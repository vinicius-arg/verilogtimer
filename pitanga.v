==> flow/design.v <==
module counter(clk, stc, inc, run, sw, blk, seg0, seg1, seg2, seg3, led);
    input clk;  
    input stc;  
    input inc;  
    input run;  
    input sw;  
    output reg blk;  
    output [6:0] seg0;   
    output [6:0] seg1;
    output [6:0] seg2;
    output [6:0] seg3;
    output [9:0] led;
    reg [5:0] cnt_hour;  
    reg [5:0] cnt_min;  
    reg [5:0] cnt_sec;  
    localparam STATE_IDLE = 2'b00;
    localparam STATE_PAUSE = 2'b01;
    localparam STATE_RUNNING = 2'b10;
    localparam STATE_FINISHED = 2'b11;
    reg [1:0] state = STATE_IDLE;  
    localparam SELECTED_NONE = 2'b00;
    localparam SELECTED_SEC = 2'b01;
    localparam SELECTED_MIN = 2'b10;
    localparam SELECTED_HOUR = 2'b11;
    reg [1:0] current = SELECTED_NONE;  
    localparam FALSE = 1'b0;
    localparam TRUE = 1'b1;
    reg blk_sec;
    reg blk_min;
    reg blk_hour;
    always@(posedge clk) begin
        blk_sec <= FALSE;
        blk_min <= FALSE;
        blk_hour <= FALSE;
        if (stc && state == STATE_PAUSE) begin
            case (current + 2'b01)
                SELECTED_NONE: begin
                    blk_sec <= TRUE;
                    blk_min <= TRUE;
                    blk_hour <= TRUE;
                end 
                SELECTED_SEC: blk_sec <= TRUE;
                SELECTED_MIN: blk_min <= TRUE;  
                SELECTED_HOUR: blk_hour <= TRUE;  
            endcase
        end else if (state == STATE_FINISHED) begin
            blk_sec <= TRUE;
            blk_min <= TRUE;
            blk_hour <= TRUE;
        end
    end
    always@(posedge clk) begin
        case (state)
            STATE_IDLE: begin 
                cnt_hour <= 5'b00000;
                cnt_min <= 6'b000000;
                cnt_sec <= 6'b000000;
                current <= SELECTED_NONE;  
                state <= STATE_PAUSE;  
            end
            STATE_PAUSE: begin  
                blk <= 1'b1;
                if (stc) begin  
                    current <= current + 1;
                end else if (inc) begin  
                    case (current)
                        SELECTED_SEC: begin
                            if (!sw) cnt_sec <= cnt_sec + 1;
                            else  cnt_sec <= cnt_sec - 1;
                        end
                        SELECTED_MIN: begin
                            if (!sw) cnt_min <= cnt_min + 1;
                            else cnt_min <= cnt_min - 1;
                        end
                        SELECTED_HOUR: begin
                            if (!sw) cnt_hour <= cnt_hour + 1;
                            else cnt_hour <= cnt_hour - 1;
                        end
                    endcase
                end else if (current == SELECTED_NONE && run)  
                        if (((cnt_hour || cnt_min) || cnt_sec))  
                            state <= STATE_RUNNING;
                if (cnt_hour > 23)
                    cnt_hour <= 0;
                else if (cnt_min > 59)
                    cnt_min <= 0;
                else if (cnt_sec > 59)
                    cnt_sec <= 0;
            end
            STATE_RUNNING: begin  
                blk <= ~clk;
                if (run) state <= STATE_PAUSE;
                if ((!cnt_sec && !cnt_min) && !cnt_hour)  
                    state <= STATE_FINISHED;
                else if ((!cnt_sec && !cnt_min) && cnt_hour) begin
                    cnt_hour <= cnt_hour - 1;
                    cnt_min <= 59;
                    cnt_sec <= 59;
                end else if ((!cnt_sec && cnt_min)) begin
                    cnt_min <= cnt_min - 1;
                    cnt_sec <= 59;
                end else if (cnt_sec) begin
                    cnt_sec <= cnt_sec - 1;
                end
            end
            STATE_FINISHED: begin  
                blk <= 1'b0;
                state <= STATE_IDLE;
            end
        endcase
    end
    lights_on sec(
        .count(cnt_sec),
        .leds_on(led),
        .blk(blk_sec)
    );
    display_hhmm min(
        .count(cnt_min),
        .display_d(seg1),
        .display_u(seg0),
        .blk(blk_min)
    );
    display_hhmm hour(
        .count(cnt_hour),
        .display_d(seg3),
        .display_u(seg2),
        .blk(blk_hour)
    );
endmodule:counter
module display_hhmm(count, display_d, display_u, blk);
    input [5:0] count;
    output [6:0] display_d;
    output [6:0] display_u;
    input blk;
    reg [3:0] dezenas;
    reg [3:0] unidades;
    always @(*) begin
        dezenas = (blk) ? (4'b1010) : count / 10;
        unidades = (blk) ? (4'b1010) : count % 10;
    end
    display dp7_dezenas(
        .nibble(dezenas),
        .display7seg(display_d)
    );
    display dp7_unidades(
        .nibble(unidades),
        .display7seg(display_u)
    );
endmodule:display_hhmm
module lights_on(count, leds_on, blk);
    input [5:0] count;
    output reg [9:0] leds_on;
    input blk;
    reg [3:0] unidades;
    reg [3:0] dezenas;
    always @(*) begin
        dezenas = (blk) ? 
            ((!count) ? 4'b1111 : 4'b0000) : count / 10;
        unidades = (blk) ? 
            ((!count) ? 4'b1111 : 4'b0000) : count % 10;
    end
    always@(*) begin
        if (!unidades && !dezenas)  
            leds_on = 10'b0000000000;
        else  
            leds_on = (1 << unidades) - 1;
    end
endmodule:lights_on
module display(nibble, display7seg);
    input [3:0]	nibble;
    output reg [6:0] display7seg;
    always@(*) begin
        case (nibble)
            4'b0000: display7seg = 7'b1111110;
            4'b0001: display7seg = 7'b0110000;
            4'b0010: display7seg = 7'b1101101;
            4'b0011: display7seg = 7'b1111001;
            4'b0100: display7seg = 7'b0110011;
            4'b0101: display7seg = 7'b1011011;
            4'b0110: display7seg = 7'b1011111;
            4'b0111: display7seg = 7'b1110000;
            4'b1000: display7seg = 7'b1111111;
            4'b1001: display7seg = 7'b1111011;
            4'b1010: display7seg = 7'b0000000;  
            default: display7seg = 7'b0000000;
        endcase
    end
endmodule:display
# From RTL to reports: counter
# Tool output for the design above, in the order of the flow.
# Lines are those of the file above, counted from 1.
# Library cell names are shortened.
# A cell with -- has no value.
# inputs
top_module	counter
clk_port	clk
cell_library	sky130hd
corner	tt_025C_1v80

# Word-level counts
# Source: Yosys, flattened and elaborated, memories not mapped. Widths are those after wreduce. Registers that Yosys merges into a memory's read port (data or address) are not register bits. Print and check cells do not count.
# Yosys's memory passes give these memory sizes; they may raise the number of words (mostly to a power of two), join words into wider ones and drop unused or constant bits.
# classes
n_logic	1
n_mux	55
reduce_and_logical	30
add_sub_neg	9
compare	3
eq_ne	22
div	6
shifts	1
# op_table
operator	n
6-bit by 4-bit divider with 32-bit output with constant B	3
6-bit by 4-bit modulo with 32-bit output with constant B	3
6-bit two-way mux	27
6-bit case mux with 3-bit select	3
4-bit two-way mux	7
6-bit by 1-bit adder with 6-bit output with constant B	3
6-bit by 1-bit subtractor with 6-bit output with constant B	3
6-bit logical NOT	3
3-bit != test with constant B	5
2-bit != test with constant B	7
2-bit two-way mux	7
1-bit by 6-bit logical AND with 1-bit output	2
2-bit equality test with constant B	6
6-bit greater-than comparator with constant B	2
6-bit AND reduction	2
10-bit by 2-bit subtractor with 10-bit output with constant B	1
2-bit by 4-bit left shift with 10-bit output with constant A	1
10-bit two-way mux	1
4-bit logical NOT	2
2-bit case mux with 4-bit select	1
1-bit two-way mux	7
1-bit by 6-bit logical OR with 1-bit output	1
2-bit by 1-bit equality test with 1-bit output with constant B	3
2-bit logical NOT	3
2-bit OR reduction	3
3-bit AND reduction	2
3-bit nonzero test	2
6-bit by 5-bit greater-than comparator with 1-bit output with constant B	1
# Not listed: further kinds 11, cells in them 16.
# bits
memories	4
ff_bits	26
mem_bits_ro	448
out_inout_bits	39
wordCells	140
in_bits	5
# mem_list
memory	size	width	read_ports	write_ports	line	text
(name not given)	16	7	1	0	173	case (nibble)
(name not given)	16	7	1	0	173
(name not given)	16	7	1	0	173
(name not given)	16	7	1	0	173

# Logic depth
# Depth = most cells in a row (Yosys ltp): at word level without a register or memory, in the mapped netlist without a sequential cell, where the memories' decode and read muxes count.
# depth
ltp_word	9
abc_area	0
ltp_mapped	20
mapped_depth_nobuf	18

# Netlist
# Yosys stat after the flow's synthesis: flattened, memories mapped to cells. It holds for the ABC_AREA given above (unset counts as 0); a run with the other value may have another netlist.
# The area totals of this step are shown rounded.
# synth_totals
flip_flops	26
buf_cells	30
area_mm2	0.0044
sequential_area_mm2	0.00075
cells	588
# by_type
cell_type	n	area_total_um2
ha_1	57	713.184
edfxtp_1	23	690.662
nor2_1	68	255.245
a21oi_1	50	250.24
o21ai_0	40	200.192
nand2_1	51	191.434
xnor2_1	20	175.168
inv_1	39	146.39
mux2i_1	11	110.106
o21a_1	13	97.594
nand3_1	18	90.086
xor2_1	10	87.584
clkbuf_1	22	82.579
nor2b_1	12	75.072
nor3_1	15	75.072
dfxtp_1	3	60.058
and2_1	9	56.304
mux2_2	5	56.304
# Not listed: further types 55, cells in them 122.
# By module: a second synthesis without flattening, with its own total; a netlist apart from the flattened one above.
# hier_totals
hier_cells	540
hier_area_mm2	0.0043
# Rows give one instance, submodules left out.
# modules
mod	mod_seq_area_mm2	area_mm2	n_inst	n_cells
counter	0.00075	0.0021	1	235
display	0	0.00022	4	28
display_hhmm	0	0.00036	2	51
lights_on	0	0.00066	1	91

# Flow measurements of counter on sky130hd: 2 stored runs with different settings, listed in no order. Input and output delays are each 20% of the period that was set; the output load is 0.01 pF.
# "achievedPeriod_ns" means the clock period less the worst setup slack. The figure is calculated, with input and output delays left at 20% of the set period.
# "worst_setup_path_time_ns" means the part of the period allowed to the worst setup path (the constraints hold back 20% at inputs and 20% at outputs) less its slack; where the path has registers, the arrival times of their clocks count too.
# "final_power_w" rests on the timing tool's default activity at the inputs, not on a simulated workload.
# Values from the reports are rounded here.
# Settings: n/a = not set for that run.
run name	period_ns	CORE_UTILIZATION	SETUP_SLACK_MARGIN	PLACE_DENSITY_LB_ADDON	TNS_END_PERCENT	GPL_ROUTABILITY_DRIVEN	CAP_MARGIN	MAX_ROUTING_LAYER	CORE_MARGIN	SLEW_MARGIN	PLACE_DENSITY	CTS_CLUSTER_DIAMETER	die_footprint_mm2	fin_hold_ws_ns	post_route_stdcell_area_mm2	setupTns_ns	achievedPeriod_ns	worst_setup_path_time_ns	worst_setup_path_type	worst_setup_slack_ns	synthesis_area_mm2	util_pct	final_power_w
flow run 1	3.48	48	0.21	0.12	5	0	5	met5	2	20	n/a	n/a	0.0099	0.030	0.0059	-22	4.530	3.83	register to output	-1.1	0.0044	68	0.00064
flow run 2	4.91	68	0.14	n/a	35	n/a	20	n/a	10	0	0.55	293	0.01	0.047	0.0054	-0.055	4.965	3.98	register to output	-0.055	0.0044	86	0.00045
